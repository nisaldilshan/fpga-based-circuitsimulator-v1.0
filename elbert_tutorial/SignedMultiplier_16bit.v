==> flow/design.v <==
`timescale 1ns / 1ps
module SignedMultiplier_16bit
(	
	input signed [7:0] dataa, datab,
	input 		clock, aclr,
	output reg signed	[7:0] result1,
	output reg signed	[7:0] result2
);
	reg signed	[7:0] dataa_reg, datab_reg;
	reg signed	[15:0] mult0_result;
	always @ (posedge clock or posedge aclr) begin
    	if (aclr) begin
			dataa_reg <= {8{1'b0}};
			datab_reg <= {8{1'b0}};
			mult0_result <= {16{1'b0}};
			result1 <= {8{1'b0}};
			result2 <= {8{1'b0}};
		end
		else begin
			dataa_reg <= dataa;
			datab_reg <= datab;
			mult0_result <= dataa_reg * datab_reg;
			result1 = mult0_result[15:8];
			result2 = mult0_result[7:0];
		end
	end
endmodule
=== Reports on SignedMultiplier_16bit ===
Tool output for the design above, in the order of the flow.
Line numbers count from 1 in the design file above.
Operators carry their Yosys type and port widths (W data, S select, Z words).
Cell names lack the library's common part.
The mark -- stands for no value.

* Design top: SignedMultiplier_16bit
* Clock: clock
* Standard-cell library: sky130hd
* Corner: tt_025C_1v80

=== Word level ===
Source: Yosys, flattened and elaborated, memories not mapped. Widths are those after wreduce; folded enables and synchronous resets count as part of the registers. Registers that Yosys merges into a memory's read port (data or address) are not register bits. Print and check cells do not count. Equal cells are merged and count once.

* Bits in registers: 48
* Input bits: 18

* $mul: 1

{| class="wikitable"
|+ Operators with widths
! operator !! count
|-
| $mul A8 B8 Y16 || 1
|}

=== Logic depth ===
Longest topological path by Yosys (ltp), each cell counted once; first at word level (registers and memories cut), then after technology mapping (sequential cells cut; the memories' decode and read muxes count).

* Word-level depth: 1
* ABC_AREA: 0
* Gate-level depth with buffers: 17

=== After synthesis ===
The flow's flattened synthesis, as Yosys stat reports it; memories are mapped. The netlist is that of the ABC_AREA named above (0 if unset); the other value can give another one.
The area totals of this step are shown rounded.

{| class="wikitable"
|+ Cell types
! type !! count !! total area (sq um)
|-
| dfrtp_1 || 48 || 1.2E+03
|-
| fa_1 || 55 || 1.1E+03
|-
| ha_1 || 29 || 362.848
|-
| inv_1 || 89 || 334.07
|-
| and2_1 || 43 || 269.008
|-
| xnor2_1 || 11 || 96.342
|-
| nand2_1 || 15 || 56.304
|-
| nor2b_1 || 9 || 56.304
|-
| nor2_1 || 10 || 37.536
|-
| a21oi_1 || 7 || 35.034
|-
| xor2_1 || 3 || 26.275
|-
| a21oi_4 || 1 || 16.266
|-
| o41ai_2 || 1 || 16.266
|-
| nor4b_2 || 1 || 15.014
|-
| o21a_1 || 2 || 15.014
|-
| o21ai_0 || 3 || 15.014
|-
| mux2_2 || 1 || 11.261
|-
| nand3_1 || 2 || 10.01
|}

Not listed: further types 11, cells in them 12.

* Mapped area: 3760 sq um
* Flip-flops: 48
* Standard cells after synthesis: 342
* Buffer cells: 0

=== Path before layout ===
OpenSTA on the mapped netlist: ideal clock, no wires. The path of least setup slack (recovery checks aside). Input and output delay are each 20% of the period. Register names are those of the netlist, which keeps one name where synthesis merged equal registers.

* Kind: register -> register
* Start: register datab_reg[4]
* End: register mult0_result[11]
* Stages on the path: 16
* Delay of the path: 4.132 ns
* Path slack: 0.579 ns
* Period: 4.71 ns
* Arrival: 4.063 ns
* Launch time at the first pin: 0.000 ns
* Setup time: 0.069 ns
* Buffers on the path: 0
* Required time: 4.641 ns
* Period reached after synthesis: 4.131 ns

"delay of the path" = arrival - input delay + setup time.
"stages on the path" counts driving pins, that of a launching flip-flop among them; a cell with two outputs on the path counts twice.
"period reached after synthesis" is the clock period less the worst setup slack; recovery checks do not enter. This is arithmetic on one report: input and output delays are still those of the set period (20% each).
The rows between start and end are the longest chain of elaborated cells between them; the timing report does not say that the signal goes this way. Where chains are equally long, one stands for them.
A line is the first line of the expression or statement that the cell stems from. Yosys adds cells for indexed reads and writes and turns some case tables into memories.

* Path through: dfrtp_1 -> and2_1 -> fa_1 -> inv_1 -> fa_1 -> inv_1 -> fa_1 -> inv_1 -> fa_1 -> inv_1 -> ha_1 -> a21o_1 -> a21oi_4 -> a21boi_1 -> or4_1 -> nand3_1
* Cells in the longest elaborated chain: 1

{| class="wikitable"
|+ RTL lines, path after synthesis
! item !! RTL line !! RTL
|-
| start, declared || 9 || <nowiki>reg signed [7:0] dataa_reg, datab_reg;</nowiki>
|-
| start, assigned || 14 || <nowiki>datab_reg <= {8{1'b0}};</nowiki>
|-
| start, assigned || 21 || <nowiki>datab_reg <= datab;</nowiki>
|-
| $mul A8 B8 Y16 || 22 || <nowiki>mult0_result <= dataa_reg * datab_reg;</nowiki>
|-
| end, assigned || 15 || <nowiki>mult0_result <= {16{1'b0}};</nowiki>
|-
| end, assigned || 22 ||
|-
| end, declared || 10 || <nowiki>reg signed [15:0] mult0_result;</nowiki>
|}

=== Timing after layout ===
Path of least setup slack in the final report of flow run 1 (OpenROAD, finished layout, wires in). Where an end is a register, its clock arrival counts in the times.

* Kind: register -> register
* Start: register dataa_reg[0]
* End: register mult0_result[11]
* Path slack: 1.08 ns
* Arrival: 4.59 ns
* Buffers on the path: 0
* Launch time at the first pin: 0.30 ns
* Period: 5.44 ns
* Required time: 5.68 ns
* Setup time: 0.06 ns
* Stages on the path: 15

The rows between start and end are the longest chain of elaborated cells between them; the timing report does not say that the signal goes this way. Where chains are equally long, one stands for them.

* Path through: dfrtp_1 -> nand2b_1 -> fa_1 -> fa_1 -> inv_1 -> fa_1 -> inv_1 -> fa_1 -> inv_1 -> ha_1 -> a21o_1 -> a21oi_4 -> a21boi_1 -> or4_1 -> nand3_1
* Cells in the longest elaborated chain: 1

{| class="wikitable"
|+ RTL lines, path post-layout
! item !! RTL line !! RTL
|-
| start, declared || 9 || <nowiki>reg signed [7:0] dataa_reg, datab_reg;</nowiki>
|-
| start, assigned || 13 || <nowiki>dataa_reg <= {8{1'b0}};</nowiki>
|-
| start, assigned || 20 || <nowiki>dataa_reg <= dataa;</nowiki>
|-
| $mul A8 B8 Y16 || 22 || <nowiki>mult0_result <= dataa_reg * datab_reg;</nowiki>
|-
| end, assigned || 15 || <nowiki>mult0_result <= {16{1'b0}};</nowiki>
|-
| end, assigned || 22 ||
|-
| end, declared || 10 || <nowiki>reg signed [15:0] mult0_result;</nowiki>
|}

SignedMultiplier_16bit through Yosys and OpenROAD on sky130hd: 2 stored runs, unordered, with their settings and measured results. The constraints put input and output delay at 20% of the set period each and load the outputs with 0.01 pF.
"period reached" is the run's clock period less its worst setup slack. It is reckoned from that one timing run; input and output delays stay at 20% of the period that was set.
"worst path time" is the time allowed to the run's worst setup path (the clock period less input and output delay, where it has them) less its slack. Clock arrival times count: a late capture clock shortens it, a late launch clock lengthens it.
"total power after layout": no workload was simulated; the value follows from the tool's default switching activity.
The results are shown rounded.

=== Flow run 1 ===
{| class="wikitable"
! Setting !! Value
|-
| period_ns || 5.44
|-
| CAP_MARGIN || 20
|-
| CORE_MARGIN || 2
|-
| CORE_UTILIZATION || 40
|-
| SLEW_MARGIN || 20
|-
! Result !! Value
|-
| Mapped cell area after synthesis || 3760 sq um
|-
| Overall die area || 10200 sq um
|-
| Standard-cell area after layout || 4330 sq um
|-
| Utilization after layout || 47.0%
|-
| Setup slack of the worst path || 1.08 ns
|-
| Summed negative setup slack || 0.000 ns
|-
| Worst-case hold slack || 0.352 ns
|-
| Total power after layout || 1860 µW
|-
| Period reached || 4.356 ns
|-
| Worst path time || 4.36 ns
|-
| Worst setup path type || register -> register
|}

=== Flow run 2 ===
{| class="wikitable"
! Setting !! Value
|-
| period_ns || 2.8
|-
| CORE_UTILIZATION || 64
|-
| SETUP_SLACK_MARGIN || 0.21
|-
| PLACE_DENSITY_LB_ADDON || 0.21
|-
| ABC_AREA || 0
|-
| GPL_TIMING_DRIVEN || 1
|-
| CTS_CLUSTER_DIAMETER || 82
|-
| CAP_MARGIN || 20
|-
| CORE_MARGIN || 2
|-
| SLEW_MARGIN || 20
|-
! Result !! Value
|-
| Mapped cell area after synthesis || 3760 sq um
|-
| Overall die area || 6500 sq um
|-
| Standard-cell area after layout || 4900 sq um
|-
| Utilization after layout || 87.9%
|-
| Setup slack of the worst path || -1.45 ns
|-
| Summed negative setup slack || -13.1 ns
|-
| Worst-case hold slack || 0.345 ns
|-
| Total power after layout || 4740 µW
|-
| Period reached || 4.249 ns
|-
| Worst path time || 4.25 ns
|-
| Worst setup path type || register -> register
|}
